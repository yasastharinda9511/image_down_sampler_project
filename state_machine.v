==> flow/design.v <==
module state_machine(clk,sel_d,ctrl,flagA,flagB,constant,incr_en, merge_en, sel_c, d_RAM_en,ir_en,zero,great,instruction,mem_write_en);  
	parameter fetch1=4'b0000, decode= 4'b0001, execute=4'b0010,collect_constant=4'b0011,idle_read= 4'b0100,check_z=4'b0101,not_check_z=4'b0110,fetch2=4'b0111,constant2reg_fetch=4'b1000;
	parameter idle_constant=4'b1001 ,idle_exe= 4'b1010,not_check_z_fetch=4'b1011,check_z_fetch=4'b1100;
	parameter add=6'd1,sub=6'd2,mul=6'd3,div=6'd4,negation=6'd5, left_shift=6'd6, right_shift =6'd7, bit_and =6'd8, bit_or =6'd9,constant2reg=6'd10,Merge=6'd11; 
	parameter mem_write= 6'd12, mem_read= 6'd13 ,jumpz= 6'd14,njumpz =6'd15, over= 6'd16; 
	input clk;
	output reg [2:0] flagA,flagB;
	output reg [3:0] ctrl;
	output reg [3:0] sel_d ;
	output reg [15:0] constant;
	output reg incr_en, merge_en, sel_c,ir_en;
	output reg [1:0] d_RAM_en ;
	output reg mem_write_en;
	input zero,great;
	input [15:0]instruction;
	reg [5:0] opcode;
	reg [3:0] state;
	reg [3:0] current_state;
	reg [15:0] word;
	reg [31:0]word2;
	always@(posedge clk) 
		begin
			case(state)
				fetch1:
					begin
						current_state=fetch1;
						state=fetch2;
						sel_d=4'd0 ;ctrl=4'd0;flagA=3'd0;flagB=3'd0;
						merge_en=1'd0;sel_c=1'd0;d_RAM_en=2'b10;
						mem_write_en=1'd0;
						ir_en=1'd1;
						incr_en=1'd1;
					end
				fetch2:
					begin
						current_state=fetch2;
						state=decode;
						incr_en=1'd0;
					end
				decode:
					begin
						opcode=instruction[15:10];
						word =instruction;
						current_state=decode;
						if(opcode == add || opcode == sub || opcode == div || opcode == mul || opcode == negation ||opcode == left_shift || opcode == right_shift || opcode == bit_or || opcode ==bit_and)
							begin
									ir_en=1'd0;incr_en=1'd0;
									flagA=word[9:7];flagB=word[6:4];
									sel_c=1'b1;  
									ctrl=opcode[3:0];
									state=execute;
							end
						else if(opcode==constant2reg)
							begin
								sel_c=1'd0;
								ir_en=1'd1;
								incr_en=1'd1;
								state=constant2reg_fetch;
							end 
						else if(opcode==Merge)
							begin
								ir_en=1'd0;incr_en=1'd0;
								merge_en=1'd1;
								state=fetch1;
							end
						else if(opcode== mem_write)
							begin
								ir_en=1'd0;incr_en=1'd0;
								d_RAM_en=2'b11;
								state=fetch1;
							end
						else if(opcode== mem_read)
							begin
								ir_en=1'd0;incr_en=1'd0;
								d_RAM_en=2'b00;
								mem_write_en=1'd1;
								state=idle_read;
							end
						else if(opcode==jumpz)
							begin
								state=check_z_fetch;
								ir_en=1'd1;
								incr_en=1'd1;
								flagA=word[9:7];flagB=word[6:4];
								ctrl=sub;
							end
						else if(opcode==njumpz)
							begin
								state=not_check_z_fetch;
								ir_en=1'd1;
								incr_en=1'd1;
								flagA=word[9:7];flagB=word[6:4];
								ctrl=sub;
							end
						else if(opcode == over)
							begin
							end
					end
				execute:
					begin
						current_state=execute;
						if(opcode == add || opcode == sub || opcode == div || opcode == mul || opcode == negation ||opcode == left_shift || opcode == right_shift || opcode == bit_or || opcode ==bit_and)
							begin
									sel_d=word[3:0];
									state=fetch1;
							end	
					end
				idle_exe:
					begin
						current_state=idle_exe;
						state= fetch1;
					end
				constant2reg_fetch:
					begin
						incr_en=1'd0;
						current_state=constant2reg_fetch;
						state=collect_constant;
					end
				collect_constant:
					begin
						current_state=collect_constant;
						ir_en=1'd0;incr_en=1'd0;
						constant=instruction;
						sel_d=word[9:6];
						state=idle_constant;
					end
				idle_constant:
					begin
						current_state=idle_constant;
						state=fetch1;
					end
				idle_read: 
					begin
						current_state=idle_read;
						state=fetch1;
					end
				not_check_z_fetch:
					begin
						current_state=not_check_z_fetch;
						ir_en=1'd1;incr_en=1'd0;
						state=not_check_z;
					end
				not_check_z:
					begin
						current_state=not_check_z;
						ir_en=1'd0;incr_en=1'd0;
						constant=instruction;
						if(zero==1'b0)
								begin
									sel_c=1'b0;
									sel_d=4'd1;
								end
						state=idle_exe;
					end
				check_z_fetch:
					begin
						current_state=check_z_fetch;
						ir_en=1'd1;incr_en=1'd0;
						state=check_z;
					end
				check_z:
					begin
						current_state=check_z;
						ir_en=1'd0;incr_en=1'd0;
						constant=instruction;
						if(zero==1'b1)
								begin
									sel_c=1'b0;
									sel_d=4'd1;
								end
						state=idle_exe;
					end
			default:
				state=fetch1;
			endcase
		end
endmodule
Reports on state_machine
Tool output for the design above, in the order of the flow.
Line numbers count from 1 in the design file above.
{"block": "setup", "top": "state_machine", "clock": "clk", "lib": "sky130hd", "lib_corner": "tt_025C_1v80"}

Word level
Source: Yosys, flattened and elaborated, memories not mapped. Widths are those after wreduce. Registers that Yosys merges into a memory's read port (data or address) are not register bits. Print and check cells do not count. Equal cells are merged and count once.
{"block": "classes", "eq_ne": 50, "n_mux": 67, "n_reduce_logical": 35}
{"block": "op_table", "cell": "4-bit 2-to-1 mux", "n": 18}
{"block": "op_table", "cell": "6-bit by 4-bit equality test with 1-bit output (second input constant)", "n": 10}
{"block": "op_table", "cell": "6-bit by 3-bit equality test with 1-bit output (second input constant)", "n": 8}
{"block": "op_table", "cell": "3-bit 2-to-1 mux", "n": 14}
{"block": "op_table", "cell": "4-bit case mux with 9-bit select", "n": 1}
{"block": "op_table", "cell": "6-bit by 2-bit equality test with 1-bit output (second input constant)", "n": 4}
{"block": "op_table", "cell": "4-bit case mux with 5-bit select", "n": 1}
{"block": "op_table", "cell": "1-bit 2-to-1 mux", "n": 19}
{"block": "op_table", "cell": "2-bit inequality test (second input constant)", "n": 9}
{"block": "op_table", "cell": "3-bit inequality test (second input constant)", "n": 6}
{"block": "op_table", "cell": "1-bit logical OR", "n": 16}
{"block": "op_table", "cell": "4-bit by 3-bit equality test with 1-bit output (second input constant)", "n": 3}
{"block": "op_table", "cell": "4-bit equality test (second input constant)", "n": 3}
{"block": "op_table", "cell": "4-bit AND reduction", "n": 3}
{"block": "op_table", "cell": "6-bit by 1-bit equality test with 1-bit output (second input constant)", "n": 2}
{"block": "op_table", "cell": "6-bit AND reduction", "n": 2}
{"block": "op_table", "cell": "3-bit case mux with 2-bit select", "n": 2}
{"block": "op_table", "cell": "2-bit 2-to-1 mux", "n": 5}
{"block": "op_table", "cell": "4-bit by 2-bit equality test with 1-bit output (second input constant)", "n": 2}
{"block": "op_table", "cell": "8-bit inequality test (second input constant)", "n": 1}
{"block": "op_table", "cell": "4-bit case mux with 2-bit select", "n": 1}
{"block": "op_table", "cell": "7-bit OR reduction", "n": 1}
{"block": "op_table", "cell": "2-bit AND reduction", "n": 3}
{"block": "op_table", "cell": "3-bit nonzero test", "n": 2}
{"block": "op_table", "cell": "3-bit OR reduction", "n": 2}
{"block": "op_table", "cell": "1-bit case mux with 3-bit select", "n": 2}
{"block": "op_table", "cell": "5-bit AND reduction", "n": 1}
{"block": "op_table", "cell": "5-bit nonzero test", "n": 1}
Not listed: further kinds 9, cells in them 10.
{"block": "word_totals", "reg_bits": 57, "output_inout_bits": 37, "elab_cells": 166}

Depth
Depth = most cells in a row (Yosys ltp): at word level without a register or memory, in the mapped netlist without a sequential cell, where the memories' decode and read muxes count.
{"block": "logic_depth", "ltp_word": 11, "ABC_AREA": 0, "mapped_depth": 6, "mapped_depth_nobuf": 5}

Synthesis result
Source: synth_stat.txt of the flow (Yosys; design flattened, memories mapped). It holds for the ABC_AREA given above (unset counts as 0); a run with the other value may have another netlist.
The area totals of this step are shown rounded.
{"block": "synth_totals", "mapped_area_um2": 2440, "sequential_area_um2": 1650, "cell_count": 190, "ff_cells": 55}
{"block": "types", "cell_type": "sky130_fd_sc_hd__edfxtp_1", "n": 55, "type_area_um2": 1.65E+03}
{"block": "types", "cell_type": "sky130_fd_sc_hd__nor2_1", "n": 22, "type_area_um2": 82.579}
{"block": "types", "cell_type": "sky130_fd_sc_hd__and2_1", "n": 9, "type_area_um2": 56.304}
{"block": "types", "cell_type": "sky130_fd_sc_hd__a21oi_1", "n": 11, "type_area_um2": 55.053}
{"block": "types", "cell_type": "sky130_fd_sc_hd__nand2_1", "n": 14, "type_area_um2": 52.55}
{"block": "types", "cell_type": "sky130_fd_sc_hd__o21ai_0", "n": 10, "type_area_um2": 50.048}
{"block": "types", "cell_type": "sky130_fd_sc_hd__buf_6", "n": 3, "type_area_um2": 33.782}
{"block": "types", "cell_type": "sky130_fd_sc_hd__a31oi_1", "n": 5, "type_area_um2": 31.28}
{"block": "types", "cell_type": "sky130_fd_sc_hd__mux2i_1", "n": 3, "type_area_um2": 30.029}
{"block": "types", "cell_type": "sky130_fd_sc_hd__nand3_1", "n": 6, "type_area_um2": 30.029}
{"block": "types", "cell_type": "sky130_fd_sc_hd__clkbuf_8", "n": 2, "type_area_um2": 27.526}
{"block": "types", "cell_type": "sky130_fd_sc_hd__nand2b_1", "n": 4, "type_area_um2": 25.024}
{"block": "types", "cell_type": "sky130_fd_sc_hd__nor3_1", "n": 5, "type_area_um2": 25.024}
{"block": "types", "cell_type": "sky130_fd_sc_hd__buf_2", "n": 4, "type_area_um2": 20.019}
{"block": "types", "cell_type": "sky130_fd_sc_hd__nor2b_1", "n": 3, "type_area_um2": 18.768}
{"block": "types", "cell_type": "sky130_fd_sc_hd__or2_2", "n": 3, "type_area_um2": 18.768}
{"block": "types", "cell_type": "sky130_fd_sc_hd__a311oi_2", "n": 1, "type_area_um2": 15.014}
{"block": "types", "cell_type": "sky130_fd_sc_hd__o211ai_1", "n": 2, "type_area_um2": 15.014}
Other cell types: 22; their cells: 28.

Worst setup path after synthesis
Path of least setup slack by OpenSTA after synthesis, without wires, with an ideal clock, recovery checks aside; 20% of the period is set as input and as output delay. Where synthesis merged equal registers, the netlist keeps one of their names.
{"block": "synth_path", "kind": "reg-to-reg", "from": "reg state[0]", "to": "reg constant[0]", "clock_period_ps": 4200, "stages": 4, "t_first_pin_ps": 0, "setup_time_ps": 422, "setup_slack_ps": 1547, "delay_ps": 2653, "arrival_time_ps": 2231, "period_less_setup_slack_ps": 2653}
"delay_ps" is the arrival time less input delay plus setup time.
"stages": output pins that drive a net of the path, with the launching flip-flop's if there is one; two outputs of one cell count as two.
"period_less_setup_slack_ps" = period - worst setup slack (recovery checks aside). The figure is calculated, with input and output delays left at 20% of the set period.
Between the ends stands the longest chain of elaborated cells between them, by number of cells; it is not shown to be the way that was timed. Of several equally long chains one is given.
Each line given opens the expression or statement behind the cell; cells for indexed reads and writes are added by Yosys, which also makes memories of some case tables.
At most two assigning lines are given for a register; there are more.
{"block": "synth_via", "cell_sequence": "sky130_fd_sc_hd__edfxtp_1 sky130_fd_sc_hd__clkbuf_1 sky130_fd_sc_hd__nand2b_1 sky130_fd_sc_hd__a311oi_1", "elab_chain_len": 2, "cells_between": 4}
{"block": "synth_lines", "element": "from (decl)", "line": 17, "text": "reg [3:0] state;"}
{"block": "synth_lines", "element": "from (assign)", "line": 27, "text": "state=fetch2;"}
{"block": "synth_lines", "element": "from (assign)", "line": 37, "text": "state=decode;"}
{"block": "synth_lines", "element": "4-bit by 3-bit equality test with 1-bit output", "line": 23, "text": "case(state)"}
{"block": "synth_lines", "element": "3-bit OR reduction"}
{"block": "synth_lines", "element": "to (assign)", "line": 123, "text": "constant=instruction;"}
{"block": "synth_lines", "element": "to (assign)", "line": 147, "text": "constant=instruction;"}
{"block": "synth_lines", "element": "to (decl)", "line": 10, "text": "output reg [15:0] constant;"}

Timing after layout
Path of least setup slack in the final report of flow run A (OpenROAD, finished layout, wires in). Where an end is a register, its clock arrival counts in the times.
The path's times are printed in steps of 10 ps; the period is the one set.
{"block": "layout_path", "kind": "reg-to-reg", "from": "reg state[0]", "to": "reg constant[1]", "arrival_time_ps": 2500, "setup_slack_ps": 810, "setup_time_ps": 290, "t_first_pin_ps": 290, "clock_period_ps": 3320, "stages": 4}
Between the ends stands the longest chain of elaborated cells between them, by number of cells; it is not shown to be the way that was timed. Of several equally long chains one is given.
At most two assigning lines are given for a register; there are more.
{"block": "layout_via", "cell_sequence": "sky130_fd_sc_hd__edfxtp_1 sky130_fd_sc_hd__nand2_1 sky130_fd_sc_hd__a311oi_4 sky130_fd_sc_hd__buf_4", "elab_chain_len": 2, "cells_between": 4}
{"block": "layout_lines", "element": "from (decl)", "line": 17, "text": "reg [3:0] state;"}
{"block": "layout_lines", "element": "from (assign)", "line": 27, "text": "state=fetch2;"}
{"block": "layout_lines", "element": "from (assign)", "line": 37, "text": "state=decode;"}
{"block": "layout_lines", "element": "4-bit by 3-bit equality test with 1-bit output", "line": 23, "text": "case(state)"}
{"block": "layout_lines", "element": "3-bit OR reduction"}
{"block": "layout_lines", "element": "to (assign)", "line": 123, "text": "constant=instruction;"}
{"block": "layout_lines", "element": "to (assign)", "line": 147, "text": "constant=instruction;"}
{"block": "layout_lines", "element": "to (decl)", "line": 10, "text": "output reg [15:0] constant;"}

FLOW RESULTS
============

Top module state_machine; platform sky130hd; tools Yosys and OpenROAD; 2 stored runs in no particular order. Input and output delays are each 20% of the period that was set; the output load is 0.01 pF.
"worst_path_time_ps" is the time allowed to the run's worst setup path (the clock period less input and output delay, where it has them) less its slack. Clock arrival times count: a late capture clock shortens it, a late launch clock lengthens it.
"worst_path_time_ps" is known to 10 ps.
The results are shown rounded.

Flow run A
==> flow/run.sh <==
#!/bin/bash
# the make line also repeats the synthesis and layout settings of config.mk as NAME=value (left out here)
make -C /OpenROAD-flow-scripts/flow DESIGN_CONFIG=/design/flow/config.mk WORK_HOME=/design/flow/orfs CLKGATE_MAP_FILE= finish
==> flow/config.mk <==
export PLATFORM = sky130hd
export DESIGN_NAME = state_machine
export DESIGN_NICKNAME = state_machine
export VERILOG_FILES = /design/flow/design.v
export SDC_FILE = /design/flow/constraint.sdc
export NUM_CORES = 4
export LEC_CHECK = 0
export CAP_MARGIN = 10
export CORE_ASPECT_RATIO = 1.74
export CORE_MARGIN = 2
export CORE_UTILIZATION = 36
export GPL_ROUTABILITY_DRIVEN = 1
export SETUP_SLACK_MARGIN = -0.09
export SLEW_MARGIN = 10
export TNS_END_PERCENT = 65
==> flow/constraint.sdc <==
create_clock -name core_clock -period 3.32 [get_ports {clk}]
set_input_delay 0.6640 -clock core_clock [delete_from_list [all_inputs] [get_ports {clk}]]
set_output_delay 0.6640 -clock core_clock [all_outputs]
set_load 0.01 [all_outputs]

==> results of flow run A, as JSON <==
{
  "worst_hold_slack_ps": 566,
  "worst_path_time_ps": 2510,
  "worstPathKind": "reg-to-reg",
  "synthesis_area_um2": 2440,
  "tns_ps": 0,
  "die_footprint_um2": 7470,
  "final_util_pct": 49.0,
  "worstSetupSlack_ps": 812
}

Flow run B
==> flow/run.sh <==
#!/bin/bash
# the make line also repeats the synthesis and layout settings of config.mk as NAME=value (left out here)
make -C /OpenROAD-flow-scripts/flow DESIGN_CONFIG=/design/flow/config.mk WORK_HOME=/design/flow/orfs CLKGATE_MAP_FILE= finish
==> flow/config.mk <==
export PLATFORM = sky130hd
export DESIGN_NAME = state_machine
export DESIGN_NICKNAME = state_machine
export VERILOG_FILES = /design/flow/design.v
export SDC_FILE = /design/flow/constraint.sdc
export NUM_CORES = 4
export LEC_CHECK = 0
export CAP_MARGIN = 20
export CORE_MARGIN = 2
export CORE_UTILIZATION = 40
export SLEW_MARGIN = 20
==> flow/constraint.sdc <==
create_clock -name core_clock -period 2.27 [get_ports {clk}]
set_input_delay 0.4540 -clock core_clock [delete_from_list [all_inputs] [get_ports {clk}]]
set_output_delay 0.4540 -clock core_clock [all_outputs]
set_load 0.01 [all_outputs]

==> results of flow run B, as JSON <==
{
  "worst_hold_slack_ps": 578,
  "worst_path_time_ps": 1480,
  "worstPathKind": "input-to-reg",
  "synthesis_area_um2": 2440,
  "tns_ps": 0,
  "die_footprint_um2": 6730,
  "final_util_pct": 54.2,
  "worstSetupSlack_ps": 335
}
