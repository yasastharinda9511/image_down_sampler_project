==> flow/design.v <==
module rx(rx,s_tick,out_data,recieve_over,recieve_start,recieving);
	input s_tick,rx;
	output reg [15:0] out_data =16'd0;
	reg [3:0] tick_count=4'b0000;
	parameter IDLE=3'b00,start =2'b01, data_bits=2'b10,end_bit=2'b11;
	reg [2:0] state = IDLE;
	reg [2:0]data_index=3'b111;
	output reg recieve_over=1'b0,recieve_start=1'b0,recieving=1'b0;
	always@(posedge s_tick)
		begin
			case(state)
				start: 
					begin
						recieving=1'b1;
						if (tick_count==4'b0111) 
							begin
								state= data_bits;
								tick_count=4'b0000;
								data_index=3'b000;
							end	
						else tick_count= tick_count+1;
					end
				data_bits:
					begin
					recieving=1'b1;
					if (tick_count==4'b1111)
						begin
							out_data[data_index]=rx;
							tick_count=4'b0000;
							if(data_index==3'b111) 
								begin
									state= end_bit;
									tick_count=4'b0000;
								end
							else data_index=data_index+1'b1;
						end
					else tick_count=tick_count+1'b1;
					end
				end_bit:
					begin
						recieving=1'b0;
						if (tick_count==4'b1111)
							begin
								state =IDLE;
								recieve_over=rx;
							end
						else tick_count=tick_count+1'b1; 
					end
				default:
					begin
						state=IDLE;
						tick_count=4'b0000;
						data_index=3'b000;
						recieve_over=1'b0;
						recieve_start=1'b0;
						recieving=1'b0;
						if(rx==1'b0) 
							begin
								state=start;
								recieve_start=1'b1;
							end
					end
			endcase
		end
endmodule
; ---- Reports on rx
; Tool output for the design above, in the order of the flow.
; Line numbers count from 1 in the design file above.
; Library cell names are shortened.
; A cell with n/a has no value.
[setup]
top = rx
clk_port = s_tick
lib = sky130hd
pvt_corner = tt_025C_1v80

; ---- Elaborated design
; Source: Yosys, flattened and elaborated, memories not mapped. Widths are those after wreduce. Registers that Yosys merges into a memory's read port (data or address) are not register bits. Print and check cells do not count.
[bits]
ff_bits = 29
latchBits = 0
ramBits = 0
rom_bits = 0
clocked_rd_ports_x_width = 0
mem_count = 0
input_bits = 2
output_inout_bits = 19
wordCells = 54
[classes]
add_sub_neg = 4
n_mul = 0
n_div = 0
n_cmp = 0
eq_ne = 12
shifts = 2
mux = 18
bitwise = 5
reduce_logical = 6
[op_table]
columns = cell, n
row1 = 3-bit 2-to-1 mux, 7
row2 = 3-bit case mux with 3-bit select, 2
row3 = 1-bit by 4-bit variable shift with 16-bit output, 1
row4 = 1-bit by 4-bit variable shift with 16-bit output (first input constant), 1
row5 = 16-bit bitwise AND, 1
row6 = 16-bit bitwise OR, 1
row7 = 16-bit inverter, 1
row8 = 2-bit inequality test (second input constant), 6
row9 = 4-bit case mux with 3-bit select, 1
row10 = 4-bit 2-to-1 mux, 3
row11 = 4-bit by 1-bit adder with 4-bit output (second input constant), 2
row12 = 4-bit AND reduction, 2
row13 = 3-bit by 2-bit == test with 1-bit output (second input constant), 2
row14 = 2-bit AND reduction, 2
row15 = 3-bit negator with 4-bit output, 1
row16 = 4-bit by 3-bit == test with 1-bit output (second input constant), 1
row17 = 4-bit == test (second input constant), 1
row18 = 1-bit 2-to-1 mux, 4
row19 = 3-bit by 1-bit adder with 3-bit output (second input constant), 1
row20 = 3-bit by 1-bit == test with 1-bit output (second input constant), 1
row21 = 3-bit == test (second input constant), 1
row22 = 3-bit OR reduction, 1
row23 = 1-bit inverter, 2
row24 = 2-bit OR reduction, 1
row25 = 1-bit case mux with 2-bit select, 1

; ---- Depth
; Longest topological path by Yosys (ltp), each cell counted once; first at word level (registers and memories cut), then after technology mapping (sequential cells cut; the memories' decode and read muxes count).
[depth]
word_depth = 5
ABC_AREA = 0
ltp_mapped = 6
ltp_nobuf = 5

; ---- Mapped cells and area
; Yosys stat after the flow's synthesis: flattened, memories mapped to cells. It holds for the ABC_AREA given above (unset counts as 0); a run with the other value may have another netlist.
; Totals and module areas in this step are rounded.
[by_type]
columns = cell_type, n, area_total_um2
row1 = edfxtp_1, 20, 600.576
row2 = ha_1, 10, 125.12
row3 = buf_4, 7, 52.55
row4 = o2bb2ai_1, 4, 35.034
row5 = mux2_2, 3, 33.782
row6 = nand2_1, 8, 30.029
row7 = inv_1, 7, 26.275
row8 = nor3_1, 5, 25.024
row9 = nor2_1, 6, 22.522
row10 = dfxtp_1, 1, 20.019
row11 = nand3_1, 4, 20.019
row12 = and2_1, 3, 18.768
row13 = a22o_1, 2, 17.517
row14 = xnor2_1, 2, 17.517
row15 = xor2_1, 2, 17.517
row16 = a21oi_1, 3, 15.014
row17 = nor3b_1, 2, 15.014
row18 = nor4_1, 2, 12.512
; Other cell types: 13; their cells: 14.
[synth_totals]
cells = 105
yosys_area_um2 = 1194
sequential_area_um2 = 620.6
flip_flops = 21
buffers = 10

; ---- Path before layout
; Source: OpenSTA report_checks on the synthesized netlist (no wires, ideal clock, input and output delay 20% of the period each), path of least setup slack; recovery checks are left aside. Register names are those of the netlist, which keeps one name where synthesis merged equal registers.
[synth_path]
kind = register to register
from = reg data_index[0]
to = reg out_data[8]
period_ps = 1790
setup_time_ps = 260
launch_ps = 0
arrival_time_ps = 1602
required_time_ps = 1530
slack_ps = -72
path_delay_ps = 1862
path_stages = 6
path_buffers = 0
period_less_setup_slack_ps = 1862
; "path_delay_ps" is the arrival time less input delay plus setup time.
; "path_stages" counts driving pins, that of a launching flip-flop among them; a cell with two outputs on the path counts twice.
; "period_less_setup_slack_ps" is the clock period less the worst setup slack; recovery checks do not enter. This is arithmetic on one report: input and output delays are still those of the set period (20% each).
; At most two assigning lines are given for a register; there are more.
; Where a signal picks the word or bit written, the line may be left out of the assigning lines.
[synth_between]
cell_sequence = edfxtp_1 > inv_1 > ha_1 > xnor2_1 > nor4_1 > mux2_2
[synth_lines]
columns = element, line
row1 = from (decl), 7  ; reg [2:0]data_index=3'b111;
row2 = from (assign), 19  ; data_index=3'b000;
row3 = from (assign), 35  ; else data_index=data_index+1'b1;
row4 = to (decl), 3  ; output reg [15:0] out_data =16'd0;
; Chain of elaborated cells between the ends: none given.

; ---- Worst path after layout
; Path of least setup slack in the final report of flow run 1 (OpenROAD, finished layout, wires in). Where an end is a register, its clock arrival counts in the times.
; The path's times are printed in steps of 10 ps; the period is the one set.
[layout_path]
kind = register to register
from = reg data_index[0]
to = reg out_data[4]
period_ps = 1940
setup_time_ps = 240
launch_ps = 260
arrival_time_ps = 1860
required_time_ps = 1970
slack_ps = 100
path_stages = 5
path_buffers = 0
; Between the ends stands the longest chain of elaborated cells between them, by number of cells; it is not shown to be the way that was timed. Of several equally long chains one is given.
; Each line given opens the expression or statement behind the cell; cells for indexed reads and writes are added by Yosys, which also makes memories of some case tables.
; At most two assigning lines are given for a register; there are more.
[layout_between]
cell_sequence = edfxtp_1 > inv_1 > ha_1 > nor4_1 > mux2_2
elab_chain_cells = 5
cone_cells = 6
lines_between = 1
classes_between = add/sub (1); shift (2); logic (3)
[layout_lines]
columns = element, line
row1 = from (decl), 7  ; reg [2:0]data_index=3'b111;
row2 = from (assign), 19  ; data_index=3'b000;
row3 = from (assign), 35  ; else data_index=data_index+1'b1;
row4 = 3-bit negator with 4-bit output, 28  ; out_data[data_index]=rx;
row5 = 1-bit by 4-bit variable shift with 16-bit output, 28
row6 = 16-bit inverter, 28
row7 = 16-bit bitwise AND, 28
row8 = 16-bit bitwise OR, 28
row9 = to (assign), 28
row10 = to (decl), 3  ; output reg [15:0] out_data =16'd0;

; Below are 2 stored runs of the flow (Yosys, OpenROAD; platform sky130hd) on rx, each with its settings and what was measured, unordered. Constraints: input delay and output delay 20% of the set period each, output load 0.01 pF.
; "achievedPeriod_ps": clock period set for the run, less the worst setup slack. It is reckoned from that one timing run; input and output delays stay at 20% of the period that was set.
; "critical_path_time_ps" is the time allowed to the run's worst setup path (the clock period less input and output delay, where it has them) less its slack. Clock arrival times count: a late capture clock shortens it, a late launch clock lengthens it.
; "fin_power_uw": no workload was simulated; the value follows from the tool's default switching activity.
; "critical_path_time_ps" is known to 10 ps.
; Values from the reports are rounded here.

[flow run 1: settings]
period_ns = 1.94
CORE_UTILIZATION = 31
CAP_MARGIN = 20
CORE_MARGIN = 2
SLEW_MARGIN = 20
[flow run 1: results]
ys_area_um2 = 1194
total_die_area_um2 = 4363
layout_stdcell_area_um2 = 1425
finish.utilization_frac = 0.386
worst_setup_slack_ps = 103
final_setup_tns_ps = 0
worst_hold_slack_ps = 577
fin_power_uw = 801.6
achievedPeriod_ps = 1837
critical_path_time_ps = 1840
worstPathKind = register to register

[flow run 2: settings]
period_ns = 1.56
CORE_UTILIZATION = 61
SETUP_SLACK_MARGIN = 0.33
CORE_MARGIN = 5
GPL_TIMING_DRIVEN = 1
CAP_MARGIN = 20
SLEW_MARGIN = 20
[flow run 2: results]
outcome = not finished: clock tree synthesis ended with error DPL-0038
