==> flow/design.v <==
module address_uart_generator(s_tick,address_uart,recieving,recieve_over,recieve_start,transmit_begin,transmit_active,transmit_over,finish,write_en_uart,start_calculation,uart_en,rx_check);
	input s_tick;
	output reg [19:0] address_uart =20'd0;
	input recieving,recieve_over,recieve_start;
	output reg transmit_begin =1'b0;
	input transmit_active,transmit_over;
	input finish;
	output reg [1:0] write_en_uart;
	output reg start_calculation=1'b0;
	output reg uart_en =1'b0;
	reg[3:0] state;
	parameter idle_rx=4'd0,data_bits=4'd1, write_state=4'd2 , write_idle=4'd3, cal_address_uart=4'd4, over_rx=4'd5;
	parameter idle1_tx=4'd6,idle2_tx=4'd7, read_state=4'd8 ,transmit_start=4'd9,transmitting=4'd10,calc_tx_address_uart=4'd11,over_tx =4'd12;
	parameter write=2'b11, read=2'b00, h_imp = 2'd10;
	parameter end_of_original_image=20'd65535 , begining_of_sampled_image= 20'd65536, end_of_sampled_image = 20'd81919;
	output  [7:0] rx_check;
	always@(posedge s_tick)
		begin
			case(state)
				idle_rx:
					begin
						if(recieve_start)
							state=data_bits;
					end
				data_bits:
					begin
						if(recieving==1'b0)
							state=write_state;
						else
							state=data_bits;
					end
				write_state:
					begin
						write_en_uart=write;
						uart_en =1'b1;
						state=write_idle;
					end
				write_idle:
					state=cal_address_uart;
				cal_address_uart:
					begin
						if(recieve_over)
							begin
								write_en_uart= h_imp;
								uart_en =1'b0;
								if(address_uart==end_of_original_image) 
									begin
										state=over_rx;
									end
								else
									begin
										address_uart=address_uart+1'b1;
										state=idle_rx;
									end
							end
						else
							state= cal_address_uart;
					end
				over_rx:
					begin
						start_calculation=1'b1;
						uart_en =1'b0; 
						state=idle1_tx;
					end
				idle1_tx:
					begin
						if(finish)  
							begin 
								address_uart=begining_of_sampled_image;  
								state=idle2_tx;
							end
					end
				idle2_tx:
					begin
						state= read_state;
						write_en_uart=read;
						uart_en =1'b1;
					end
				read_state:
					begin
						state= transmit_start;
					end
				transmit_start:
					begin
						transmit_begin=1'b1;
						if(transmit_active)
							begin
								transmit_begin=1'b0;
								state= transmitting;
							end
					end
				transmitting:
					begin
						if(transmit_active==1'b0)
							state=calc_tx_address_uart;
						else
							state=transmitting;
					end				
				calc_tx_address_uart:
					begin
						write_en_uart=h_imp;
						uart_en =1'b0;
						if(transmit_over)
							begin
								if(address_uart==end_of_sampled_image) 
									begin
										state=over_tx;
									end
								else
									begin
										state=idle2_tx;
										address_uart=address_uart+1'b1;
									end
							end
						else
							state=calc_tx_address_uart;
					end
				over_tx:
					begin
						uart_en =1'b0;
					end
				default:
					state=idle_rx;
			endcase
	end
	assign rx_check=address_uart[7:0];
endmodule
**Step by step through the tools: address_uart_generator**

What the tools print for address_uart_generator, step after step.
Line numbers count from 1 in the design file above.
Operators carry their Yosys type and port widths (W data, S select, Z words).
The mark -- stands for no value.

- Top module: address_uart_generator
- Clock input: s_tick
- Library: sky130hd
- Corner: tt_025C_1v80

**Word-level counts**

Counts by Yosys on the flattened word-level netlist (proc, flatten, opt, wreduce; memories kept). Register bits leave out memories and registers merged into their read ports (data or address). Print and check cells are left out.

- Bits of input ports: 7
- Bits in registers: 29
- Word-level cells: 60
- Output and inout bits: 33

- Multiplexer cells: 21
- Bitwise operators: 1
- Equality and inequality tests: 21
- Add/sub/neg operators: 1
- Reduce/logical cells: 10

Operators by type and width:

| cell | count |
|---|---|
| $mux W20 | 5 |
| $pmux W20 S3 | 1 |
| $pmux W4 S13 | 1 |
| $add A20 B1 Y20 const B | 1 |
| $eq A20 B16 Y1 const B | 1 |
| $eq A20 B17 Y1 const B | 1 |
| $eq A4 B4 Y1 const B | 5 |
| $mux W4 | 5 |
| $eq A4 B3 Y1 const B | 4 |
| $ne A2 B2 Y1 const B | 7 |
| $eq A4 B2 Y1 const B | 2 |
| $pmux W2 S4 | 1 |
| $reduce_bool A3 Y1 | 2 |
| $reduce_and A6 Y1 | 1 |
| $mux W3 | 2 |
| $reduce_and A2 Y1 | 2 |
| $eq A4 B1 Y1 const B | 1 |
| $logic_not A4 Y1 | 1 |
| $reduce_and A4 Y1 | 1 |
| $reduce_bool A4 Y1 | 1 |
| $mux W2 | 2 |
| $reduce_or A3 Y1 | 1 |
| $pmux W1 S3 | 1 |
| $mux W1 | 3 |
| $reduce_or A2 Y1 | 1 |
| $not A1 Y1 | 1 |

**Longest topological paths**

Longest topological path by Yosys (ltp), each cell counted once; first at word level (registers and memories cut), then after technology mapping (sequential cells cut; the memories' decode and read muxes count).

- Depth after elaboration: 4
- ABC_AREA: 0
- Mapped depth: 5
- Depth with buffers taken out: 5

**Mapped cells and area**

Source: synth_stat.txt of the flow (Yosys; design flattened, memories mapped). It holds for the ABC_AREA given above (unset counts as 0); a run with the other value may have another netlist.

- Cells in the netlist: 187
- Synthesis area: 0.001858 mm²
- Flip-flops: 29

Cells by type:

| cell | count |
|---|---|
| sky130_fd_sc_hd__edfxtp_1 | 29 |
| sky130_fd_sc_hd__xor2_1 | 8 |
| sky130_fd_sc_hd__nor2_1 | 18 |
| sky130_fd_sc_hd__a21oi_1 | 13 |
| sky130_fd_sc_hd__buf_4 | 8 |
| sky130_fd_sc_hd__nand3_1 | 11 |
| sky130_fd_sc_hd__or3_1 | 8 |
| sky130_fd_sc_hd__nand4_1 | 7 |
| sky130_fd_sc_hd__o21ai_0 | 8 |
| sky130_fd_sc_hd__nand2_1 | 9 |
| sky130_fd_sc_hd__nand2b_1 | 5 |
| sky130_fd_sc_hd__nor3b_1 | 4 |
| sky130_fd_sc_hd__and4_1 | 3 |
| sky130_fd_sc_hd__xnor2_1 | 3 |
| sky130_fd_sc_hd__clkbuf_1 | 6 |
| sky130_fd_sc_hd__nand4_4 | 1 |
| sky130_fd_sc_hd__a31oi_1 | 3 |
| sky130_fd_sc_hd__nand4b_1 | 2 |

Other cell types: 31; their cells: 41.

**Worst setup path after synthesis**

OpenSTA on the mapped netlist: ideal clock, no wires. The path of least setup slack (recovery checks aside). Input and output delay are each 20% of the period. Register names are those of the netlist, which keeps one name where synthesis merged equal registers.

- Path kind: register to register
- From: reg address_uart[0]
- To: reg address_uart[0]
- Launch time at the first pin: 0 ps
- Driving pins on the path: 6
- Path buffers: 0
- Slack: 506 ps
- Arrival time: 1656 ps
- Clock period: 2540 ps
- Path delay: 2034 ps
- Period reached after synthesis: 2034 ps

"path delay" is the arrival time less input delay plus setup time.
"driving pins on the path": output pins that drive a net of the path, with the launching flip-flop's if there is one; two outputs of one cell count as two.
"period reached after synthesis" = period - worst setup slack (recovery checks aside). The figure is calculated, with input and output delays left at 20% of the set period.
The rows between start and end are the longest chain of elaborated cells between them; the timing report does not say that the signal goes this way. Where chains are equally long, one stands for them.
A line is the first line of the expression or statement that the cell stems from. Yosys adds cells for indexed reads and writes and turns some case tables into memories.
At most two assigning lines are given for a register; there are more.
Only ways into the end's enable, where the timed path ends, are counted here.

- Cells stage by stage: sky130_fd_sc_hd__edfxtp_1 -> sky130_fd_sc_hd__ha_1 -> sky130_fd_sc_hd__nand3_1 -> sky130_fd_sc_hd__nor4_1 -> sky130_fd_sc_hd__a21oi_1 -> sky130_fd_sc_hd__and3_1
- Length of the longest elaborated chain: 3
- Elaborated cells on any way between the ends: 5
- Source lines of those cells: 2

RTL lines, path after synthesis:

| element | RTL line | source |
|---|---|---|
| start: declaration | 3 | `output reg [19:0] address_uart =20'd0;` |
| start: assignment | 52 | `address_uart=address_uart+1'b1;` |
| start: assignment | 69 | `address_uart=begining_of_sampled_image;` |
| $eq A20 B17 Y1 | 105 | `if(address_uart==end_of_sampled_image)` |
| $ne A2 B2 Y1 | -- |  |
| $reduce_and A6 Y1 | -- |  |
| end: assignment | 69 |  |
| end: assignment | 112 | `address_uart=address_uart+1'b1;` |
| end: declaration | 3 |  |

**Worst path after layout**

Path of least setup slack in the final report of run 2 (OpenROAD, finished layout, wires in). Where an end is a register, its clock arrival counts in the times.
The report prints the path's times to 10 ps; the period is as set.

- Path kind: register to register
- From: reg address_uart[17]
- To: reg state[0]
- Arrival time: 1920 ps
- Driving pins on the path: 5
- Launch time at the first pin: 270 ps
- Clock period: 2600 ps
- Path buffers: 0
- Slack: 700 ps

The rows between start and end are the longest chain of elaborated cells between them; the timing report does not say that the signal goes this way. Where chains are equally long, one stands for them.
At most two assigning lines are given for a register; there are more.

- Cells stage by stage: sky130_fd_sc_hd__edfxtp_1 -> sky130_fd_sc_hd__or3_4 -> sky130_fd_sc_hd__nor4b_2 -> sky130_fd_sc_hd__a21oi_1 -> sky130_fd_sc_hd__or3_1
- Length of the longest elaborated chain: 4
- Elaborated cells on any way between the ends: 7
- Source lines of those cells: 5

RTL lines, path after layout:

| element | RTL line | source |
|---|---|---|
| start: declaration | 3 | `output reg [19:0] address_uart =20'd0;` |
| start: assignment | 52 | `address_uart=address_uart+1'b1;` |
| start: assignment | 69 | `address_uart=begining_of_sampled_image;` |
| $eq A20 B17 Y1 | 105 | `if(address_uart==end_of_sampled_image)` |
| $mux W4 | 105 |  |
| $mux W4 | 103 | `if(transmit_over)` |
| $pmux W4 S13 | 19 | `case(state)` |
| end: assignment | 23 | `state=data_bits;` |
| end: assignment | 28 | `state=write_state;` |
| end: declaration | 11 | `reg[3:0] state;` |

# Flow runs of address_uart_generator

Record of 2 stored runs of the RTL-to-layout flow on address_uart_generator, platform sky130hd. The runs are unordered. Constraints: input delay and output delay 20% of the set period each, output load 0.01 pF.
"achieved clock period" = clock period - worst setup slack. The figure is calculated, with input and output delays left at 20% of the set period.
By "overall power" is meant OpenSTA's value without simulated activity: inputs other than the clock are taken to toggle once in ten clock periods, and the tool carries that through the logic.

### Run 1

==> flow/run.sh <==
#!/bin/bash
# the make line also repeats the synthesis and layout settings of config.mk as NAME=value (left out here)
make -C /OpenROAD-flow-scripts/flow DESIGN_CONFIG=/design/flow/config.mk WORK_HOME=/design/flow/orfs CLKGATE_MAP_FILE= finish
==> flow/config.mk <==
export PLATFORM = sky130hd
export DESIGN_NAME = address_uart_generator
export DESIGN_NICKNAME = address_uart_generator
export VERILOG_FILES = /design/flow/design.v
export SDC_FILE = /design/flow/constraint.sdc
export NUM_CORES = 4
export LEC_CHECK = 0
export CAP_MARGIN = 20
export CELL_PAD_IN_SITES_GLOBAL_PLACEMENT = 1
export CORE_ASPECT_RATIO = 0.78
export CORE_MARGIN = 2
export CORE_UTILIZATION = 72
export GPL_TIMING_DRIVEN = 0
export MIN_ROUTING_LAYER = met2
export PLACE_DENSITY_LB_ADDON = 0.14
export SETUP_SLACK_MARGIN = 0.21
export SLEW_MARGIN = 20
export TNS_END_PERCENT = 50
==> flow/constraint.sdc <==
create_clock -name core_clock -period 2.51 [get_ports {s_tick}]
set_input_delay 0.5020 -clock core_clock [delete_from_list [all_inputs] [get_ports {s_tick}]]
set_output_delay 0.5020 -clock core_clock [all_outputs]
set_load 0.01 [all_outputs]

Outcome of run 1: unfinished; error FLW-0024 in placement

### Run 2

==> flow/run.sh <==
#!/bin/bash
# the make line also repeats the synthesis and layout settings of config.mk as NAME=value (left out here)
make -C /OpenROAD-flow-scripts/flow DESIGN_CONFIG=/design/flow/config.mk WORK_HOME=/design/flow/orfs CLKGATE_MAP_FILE= finish
==> flow/config.mk <==
export PLATFORM = sky130hd
export DESIGN_NAME = address_uart_generator
export DESIGN_NICKNAME = address_uart_generator
export VERILOG_FILES = /design/flow/design.v
export SDC_FILE = /design/flow/constraint.sdc
export NUM_CORES = 4
export LEC_CHECK = 0
export CAP_MARGIN = 20
export CORE_ASPECT_RATIO = 1.81
export CORE_MARGIN = 2
export CORE_UTILIZATION = 22
export CTS_CLUSTER_DIAMETER = 272
export CTS_CLUSTER_SIZE = 23
export GPL_ROUTABILITY_DRIVEN = 0
export MIN_ROUTING_LAYER = met2
export PLACE_DENSITY_LB_ADDON = 0.11
export SETUP_SLACK_MARGIN = 0.68
export SLEW_MARGIN = 20
export TNS_END_PERCENT = 80
==> flow/constraint.sdc <==
create_clock -name core_clock -period 2.6 [get_ports {s_tick}]
set_input_delay 0.5200 -clock core_clock [delete_from_list [all_inputs] [get_ports {s_tick}]]
set_output_delay 0.5200 -clock core_clock [all_outputs]
set_load 0.01 [all_outputs]

Results of run 2:
- Synthesized cell area: 0.001858 mm²
- Die footprint: 0.0092293 mm²
- Utilization of the finished layout: 0.32
- Worst setup slack after layout: 696 ps
- Setup total negative slack: 0 ps
- Worst hold slack: 710 ps
- Overall power: 2809 uW
- Achieved clock period: 1904 ps
